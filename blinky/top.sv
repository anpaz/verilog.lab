==> flow/design.v <==
module top #(parameter OFFSET=24) (clk, rst, led1, led2, led3, led4, led5, led6, led7, led8);
    input clk;
    input rst;
    output led1;
    output led2;
    output led3;
    output led4;
    output led5;
    output led6;
    output led7;
    output led8;
    reg [31:0] counter = 32'b0;
    assign led1 = counter[OFFSET + 0];
    assign led2 = counter[OFFSET + 1];
    assign led3 = counter[OFFSET + 2];
    assign led4 = counter[OFFSET + 3];
    assign led5 = counter[OFFSET + 4];
    assign led6 = counter[OFFSET + 5];
    assign led7 = counter[OFFSET + 6];
    assign led8 = counter[OFFSET + 7];
    always @ (posedge clk) begin
        if (rst == 1'b0) begin
            counter <= 0;
        end else begin
            counter <= counter + 1;
        end
    end
endmodule
## Step by step through the tools: top

Tool output for the design above, in the order of the flow.
Lines are those of the file above, counted from 1.
Operators: Yosys type, input widths -> output width; for muxes data width and select width s.
A cell with n/a has no value.

| design | value |
|---|---|
| top module | top |
| clock | clk |
| standard-cell library | sky130hd |
| timing corner | tt_025C_1v80 |

## Word-level counts

Counts by Yosys on the flattened word-level netlist (proc, flatten, opt, wreduce; memories kept). Register bits leave out memories and registers merged into their read ports (data or address); mux counts leave out enables and synchronous resets folded into registers. Print and check cells are left out. Cells with the same type and inputs are merged into one.

| word-level totals | value |
|---|---|
| output and inout port bits | 8 |
| latch bits | 0 |
| ROM bits | 0 |
| memories kept | 0 |
| memory bits (writable) | 0 |
| word-level cells | 2 |
| flip-flop bits (word level) | 32 |
| word width x clocked read ports | 0 |
| input port bits | 2 |

| operators by class | value |
|---|---|
| shifts and indexed selects | 0 |
| bitwise logic cells | 0 |
| add/sub/neg operators | 1 |
| multiply operators | 0 |
| eq/ne operators | 0 |
| magnitude comparators | 0 |
| divide/modulo/power cells | 0 |
| muxes and demuxes | 0 |
| reductions and logical operators | 0 |

Operators by type and width:

| kind | count |
|---|---|
| $add 32x1->32 const B | 1 |

## Logic depth

Depth = most cells in a row (Yosys ltp): at word level without a register or memory, in the mapped netlist without a sequential cell, where the memories' decode and read muxes count.

| depth | value |
|---|---|
| depth in word-level cells | 1 |
| ABC_AREA | 0 |
| gate-level depth with buffers | 6 |
| depth with buffers taken out | 5 |

## Synthesis result

Yosys stat after the flow's synthesis: flattened, memories mapped to cells. It holds for the ABC_AREA given above (unset counts as 0); a run with the other value may have another netlist.

Cells by type:

| type | count | total area (um^2) |
|---|---|---|
| sky130_fd_sc_hd__dfxtp_1 | 32 | 640.614 |
| sky130_fd_sc_hd__or4_1 | 13 | 97.594 |
| sky130_fd_sc_hd__a21oi_1 | 17 | 85.082 |
| sky130_fd_sc_hd__o31ai_1 | 11 | 82.579 |
| sky130_fd_sc_hd__nand2_1 | 14 | 52.55 |
| sky130_fd_sc_hd__xnor2_1 | 5 | 43.792 |
| sky130_fd_sc_hd__nand3_1 | 8 | 40.038 |
| sky130_fd_sc_hd__nand4_1 | 6 | 37.536 |
| sky130_fd_sc_hd__nor2_1 | 10 | 37.536 |
| sky130_fd_sc_hd__or3_1 | 6 | 37.536 |
| sky130_fd_sc_hd__xor2_1 | 4 | 35.034 |
| sky130_fd_sc_hd__mux2i_1 | 3 | 30.029 |
| sky130_fd_sc_hd__o21ai_0 | 6 | 30.029 |
| sky130_fd_sc_hd__and4_1 | 3 | 26.275 |
| sky130_fd_sc_hd__buf_2 | 5 | 25.024 |
| sky130_fd_sc_hd__nor4_2 | 2 | 25.024 |
| sky130_fd_sc_hd__nand2b_1 | 3 | 18.768 |
| sky130_fd_sc_hd__clkbuf_1 | 4 | 15.014 |

Not listed: further types 12, cells in them 16.

| synthesis totals | value |
|---|---|
| mapped cells | 168 |
| sequential part of the area | 640.6 um^2 |
| flip-flop cells | 32 |
| buffer cells | 9 |
| synthesis area | 1466.4 um^2 |

## Worst setup path after synthesis

OpenSTA on the mapped netlist: ideal clock, no wires. The path of least setup slack (recovery checks aside). Input and output delay are each 20% of the period. Register names are those of the netlist, which keeps one name where synthesis merged equal registers.

| path after synthesis | value |
|---|---|
| kind | flip-flop to flip-flop |
| start point | reg counter[0] |
| end point | reg counter[22] |
| launch time at the first pin | 0 ps |
| library setup time | 70 ps |
| required time | 2940 ps |
| stages on the path | 7 |
| clock period | 3010 ps |
| delay of the path | 1960 ps |
| path buffers | 1 |
| arrival | 1890 ps |
| slack | 1049 ps |
| synthesis period reached | 1961 ps |

"delay of the path" = arrival - input delay + setup time.
"stages on the path": output pins that drive a net of the path, with the launching flip-flop's if there is one; two outputs of one cell count as two.
"synthesis period reached" = period - worst setup slack (recovery checks aside). The figure is calculated, with input and output delays left at 20% of the set period.
The rows between start and end are the longest chain of elaborated cells between them; the timing report does not say that the signal goes this way. Where chains are equally long, one stands for them.
A line is the first line of the expression or statement that the cell stems from. Yosys adds cells for indexed reads and writes and turns some case tables into memories.

| between the ends, after synthesis | value |
|---|---|
| path through | sky130_fd_sc_hd__dfxtp_1 > sky130_fd_sc_hd__ha_1 > sky130_fd_sc_hd__and4_1 > sky130_fd_sc_hd__or4b_1 > sky130_fd_sc_hd__buf_2 > sky130_fd_sc_hd__or4_1 > sky130_fd_sc_hd__a21oi_1 |
| length of the longest elaborated chain | 1 |
| elaborated cells between the ends (all ways) | 1 |
| RTL lines with such cells | 1 |
| classes of those cells | add/sub (1) |

RTL lines, path after synthesis:

| element | line | source |
|---|---|---|
| from (decl) | 12 | `reg [31:0] counter = 32'b0;` |
| from (assign) | 23 | `counter <= 0;` |
| from (assign) | 25 | `counter <= counter + 1;` |
| $add 32x1->32 | 25 |  |
| to (assign) | 23 |  |
| to (assign) | 25 |  |
| to (decl) | 12 |  |

## Worst path after layout

Path of least setup slack in the final report of stored run 1 (OpenROAD, finished layout, wires in). Where an end is a register, its clock arrival counts in the times.
The path's times are printed in steps of 10 ps; the period is the one set.

| path after layout | value |
|---|---|
| kind | flip-flop to flip-flop |
| start point | reg counter[0] |
| end point | reg counter[20] |
| launch time at the first pin | 280 ps |
| clock period | 2370 ps |
| library setup time | 70 ps |
| path buffers | 0 |
| arrival | 2340 ps |
| slack | 240 ps |
| stages on the path | 6 |
| required time | 2580 ps |

The rows between start and end are the longest chain of elaborated cells between them; the timing report does not say that the signal goes this way. Where chains are equally long, one stands for them.

| between the ends, after layout | value |
|---|---|
| path through | sky130_fd_sc_hd__dfxtp_1 > sky130_fd_sc_hd__ha_1 > sky130_fd_sc_hd__and4_1 > sky130_fd_sc_hd__or4b_1 > sky130_fd_sc_hd__or4_1 > sky130_fd_sc_hd__a21oi_1 |
| length of the longest elaborated chain | 1 |
| elaborated cells between the ends (all ways) | 1 |
| RTL lines with such cells | 1 |
| classes of those cells | add/sub (1) |

RTL lines, path after layout:

| element | line | source |
|---|---|---|
| from (decl) | 12 | `reg [31:0] counter = 32'b0;` |
| from (assign) | 23 | `counter <= 0;` |
| from (assign) | 25 | `counter <= counter + 1;` |
| $add 32x1->32 | 25 |  |
| to (assign) | 23 |  |
| to (assign) | 25 |  |
| to (decl) | 12 |  |

## Implementation results

top through Yosys and OpenROAD on sky130hd: 2 stored runs, unordered, with their settings and measured results. The constraints put input and output delay at 20% of the set period each and load the outputs with 0.01 pF.
"clock period achieved": clock period set for the run, less the worst setup slack. It is reckoned from that one timing run; input and output delays stay at 20% of the period that was set.
"time on the worst setup path" = time allowed to the worst setup path (clock period - input delay - output delay, where it has them) - its slack; a late launch clock adds to it, a late capture clock takes from it.
"total design power": no workload was simulated; the value follows from the tool's default switching activity.
"time on the worst setup path" is known to 10 ps.

#### Stored run 1

| setting | value |
|---|---|
| period_ns | `2.37` |
| CORE_UTILIZATION | `45` |
| CORE_ASPECT_RATIO | `0.72` |
| CORE_MARGIN | `7` |
| CELL_PAD_IN_SITES_GLOBAL_PLACEMENT | `2` |
| GPL_TIMING_DRIVEN | `1` |
| GPL_ROUTABILITY_DRIVEN | `0` |
| SLEW_MARGIN | `0` |
| CAP_MARGIN | `20` |

| result | value |
|---|---|
| synthesis area | 1466.4 um^2 |
| worst slack on setup checks | 242 ps |
| total negative slack on setup checks | 0 ps |
| worst hold slack in the final report | 459 ps |
| time on the worst setup path | 2130 ps |
| worst path kind | flip-flop to flip-flop |
| total design power | 956.7 µW |
| clock period achieved | 2128 ps |
| final design utilization | 54.2% |
| area of the die | 5074.8 um^2 |
| area of the standard cells in the finished layout | 1671.6 um^2 |

#### Stored run 2

| setting | value |
|---|---|
| period_ns | `3.9` |
| CAP_MARGIN | `20` |
| CORE_MARGIN | `2` |
| CORE_UTILIZATION | `40` |
| SLEW_MARGIN | `20` |

| result | value |
|---|---|
| worst hold slack in the final report | 466 ps |
| area of the die | 4166.1 um^2 |
| worst slack on setup checks | 1688 ps |
| area of the standard cells in the finished layout | 1639.1 um^2 |
| clock period achieved | 2212 ps |
| time on the worst setup path | 2210 ps |
| worst path kind | flip-flop to flip-flop |
| total design power | 555.6 µW |
| synthesis area | 1466.4 um^2 |
| final design utilization | 48.0% |
| total negative slack on setup checks | 0 ps |
